==> flow/design.v <==
`timescale 1ns/10ps
module marquee(
  clk,
  rst,
  indataA,
  indataB,
  outdata
  );
input clk;
input rst;  
input  [2:0] indataA;
input  [2:0] indataB;
output reg [5:0] outdata;
reg [1:0] counter_r;
always@(posedge clk)begin
    if(rst)begin
        counter_r = 0;
        outdata = 0;
    end
    else begin
        case (counter_r)
            0: outdata = indataA | indataB;
            1: outdata = indataA & indataB;
            2: outdata = indataA ^ indataB;
            3: outdata = {indataA, indataB};
            default: outdata = outdata;
        endcase
        if (counter_r == 3) counter_r = 0;
        else counter_r = counter_r + 1;
    end
end
endmodule
Reports on marquee
The steps from the RTL of marquee to its reports follow in flow order.
Line numbers count from 1 in the design file above.
Operators carry their Yosys type and port widths (W data, S select, Z words).
Cell names lack the library's common part.
{ "setup": {"top": "marquee", "clock": "clk", "lib": "sky130hd", "lib_corner": "tt_025C_1v80"} }

After elaboration
Yosys after proc, flatten, opt, wreduce and memory -nomap, before mapping. Enables and synchronous resets that opt folds into registers are not counted as muxes. Memory bits, and registers merged into a memory's read port (data or address), are not among the register bits. Print and check cells are not counted. Equal cells are merged and count once.
{ "word_totals": {"ff_bits": 8, "input_bits": 8, "out_inout_bits": 6, "elab_cells": 12} }
{ "op_classes": {"add_sub_neg": 1, "eq_ne": 3, "n_mux": 1, "logic": 3, "n_reduce_logical": 2} }
{ "ops": {"columns": ["cell", "n"], "rows": [
  ["$pmux W6 S4", 1],
  ["$eq A2 B2 Y1 const B", 2],
  ["$and A3 B3 Y3", 1],
  ["$or A3 B3 Y3", 1],
  ["$xor A3 B3 Y3", 1],
  ["$add A2 B1 Y2 const B", 1],
  ["$eq A2 B1 Y1 const B", 1],
  ["$logic_not A2 Y1", 1],
  ["$reduce_or A2 Y1", 1]
]} }

Depth
Depth = most cells in a row (Yosys ltp): at word level without a register or memory, in the mapped netlist without a sequential cell, where the memories' decode and read muxes count.
{ "depth": {"ltp_word": 2, "ABC_AREA": 0, "mapped_depth": 4, "mapped_depth_nobuf": 4} }

Mapped cells and area
The flow's flattened synthesis, as Yosys stat reports it; memories are mapped. The netlist is that of the ABC_AREA named above (0 if unset); the other value can give another one.
Totals and module areas in this step are rounded.
{ "mapped": {"stdcells": 41, "synth_area_um2": 423, "seq_area_um2": 160, "ffs": 8, "n_buf": 0} }
{ "by_type": {"columns": ["type", "n", "type_area_um2"], "rows": [
  ["dfxtp_1", 8, 160.154],
  ["ha_1", 10, 125.12],
  ["inv_1", 8, 30.029],
  ["a221oi_1", 3, 26.275],
  ["a22oi_1", 3, 22.522],
  ["and2_1", 3, 18.768],
  ["a21oi_1", 3, 15.014],
  ["nor3b_2", 1, 12.512],
  ["nor3b_1", 1, 7.507],
  ["nor3_1", 1, 5.005]
]} }

Path before layout
OpenSTA on the mapped netlist: ideal clock, no wires. The path of least setup slack (recovery checks aside). Input and output delay are each 20% of the period. Register names are those of the netlist, which keeps one name where synthesis merged equal registers.
{ "synth_timing": {"path_kind": "flip-flop to flip-flop", "startpoint": "reg counter_r[0]", "endpoint": "reg outdata[3]", "clock_period_ps": 1860, "setup_time_ps": 59, "launch_ps": 0, "arrival_ps": 1003, "required_time_ps": 1801, "setup_slack_ps": 798, "delay_ps": 1062, "stages": 5, "path_buffers": 0, "synth_period_reached_ps": 1062} }
"delay_ps" = arrival - input delay + setup time.
"stages" counts driving pins, that of a launching flip-flop among them; a cell with two outputs on the path counts twice.
"synth_period_reached_ps" is the clock period less the worst setup slack; recovery checks do not enter. This is arithmetic on one report: input and output delays are still those of the set period (20% each).
The rows between start and end are the longest chain of elaborated cells between them; the timing report does not say that the signal goes this way. Where chains are equally long, one stands for them.
A line is the first line of the expression or statement that the cell stems from. Yosys adds cells for indexed reads and writes and turns some case tables into memories.
A register here has more assigning lines than the two given.
{ "synth_between": {"cell_sequence": "dfxtp_1 -> inv_1 -> ha_1 -> nor3b_2 -> and2_1", "elab_chain_cells": 2, "cone_cells": 5, "cone_classes": "3 x eq/ne; 1 x mux; 1 x reduce/logical"} }
{ "synth_lines": {"columns": ["element", "line", "source"], "rows": [
  ["from (decl)", 14, "reg [1:0] counter_r;"],
  ["from (assign)", 17, "counter_r = 0;"],
  ["from (assign)", 29, "else counter_r = counter_r + 1;"],
  ["$eq A2 B2 Y1", 21, "case (counter_r)"],
  ["$pmux W6 S4", 21, null],
  ["to (assign)", 22, "0: outdata = indataA | indataB;"],
  ["to (assign)", 23, "1: outdata = indataA & indataB;"],
  ["to (decl)", 13, "output reg [5:0] outdata;"]
]} }

Worst path after layout
From the final timing report of run 1: the path of least setup slack in the routed layout; clock arrival at registers is part of the times.
The report prints the path's times to 10 ps; the period is as set.
{ "layout_timing": {"path_kind": "flip-flop to flip-flop", "startpoint": "reg counter_r[0]", "endpoint": "reg outdata[3]", "clock_period_ps": 910, "setup_time_ps": 50, "launch_ps": 250, "arrival_ps": 1260, "required_time_ps": 1100, "setup_slack_ps": -160, "stages": 5, "path_buffers": 0} }
The rows between start and end are the longest chain of elaborated cells between them; the timing report does not say that the signal goes this way. Where chains are equally long, one stands for them.
A register here has more assigning lines than the two given.
{ "layout_between": {"cell_sequence": "dfxtp_4 -> inv_4 -> ha_4 -> nor3b_4 -> and2_1", "elab_chain_cells": 2, "cone_cells": 5, "cone_classes": "3 x eq/ne; 1 x mux; 1 x reduce/logical"} }
{ "layout_lines": {"columns": ["element", "line", "source"], "rows": [
  ["from (decl)", 14, "reg [1:0] counter_r;"],
  ["from (assign)", 17, "counter_r = 0;"],
  ["from (assign)", 29, "else counter_r = counter_r + 1;"],
  ["$eq A2 B2 Y1", 21, "case (counter_r)"],
  ["$pmux W6 S4", 21, null],
  ["to (assign)", 22, "0: outdata = indataA | indataB;"],
  ["to (assign)", 23, "1: outdata = indataA & indataB;"],
  ["to (decl)", 13, "output reg [5:0] outdata;"]
]} }

==> results <==
Flow measurements of marquee on sky130hd: 2 stored runs with different settings, listed in no order. Input and output delays are each 20% of the period that was set; the output load is 0.01 pF.
"total power after layout": no workload was simulated; the value follows from the tool's default switching activity.
The results are shown rounded.

==> run 1: settings <==
{ "period_ns": 0.91, "CAP_MARGIN": 20, "CORE_MARGIN": 2, "CORE_UTILIZATION": 40, "SLEW_MARGIN": 20 }
==> run 1: results <==
standard-cell area after layout: 732 sq um
smallest setup slack: -160 ps
smallest hold slack: 370 ps
total power after layout: 979 uW
sum of negative setup slack: -974 ps
chip area in the Yosys report: 423 sq um
die area: 1330 sq um

==> run 2: settings <==
{ "period_ns": 1.26, "CORE_UTILIZATION": 40, "SETUP_SLACK_MARGIN": 0.31, "PLACE_DENSITY_LB_ADDON": 0.29, "CORE_ASPECT_RATIO": 1.04, "CORE_MARGIN": 6, "ABC_AREA": 1, "GPL_ROUTABILITY_DRIVEN": 1, "CTS_CLUSTER_DIAMETER": 249, "CAP_MARGIN": 20, "SLEW_MARGIN": 20 }
==> run 2: results <==
standard-cell area after layout: 662 sq um
smallest setup slack: 298 ps
smallest hold slack: 385 ps
total power after layout: 645 uW
sum of negative setup slack: 0 ps
chip area in the Yosys report: 453 sq um
die area: 2080 sq um
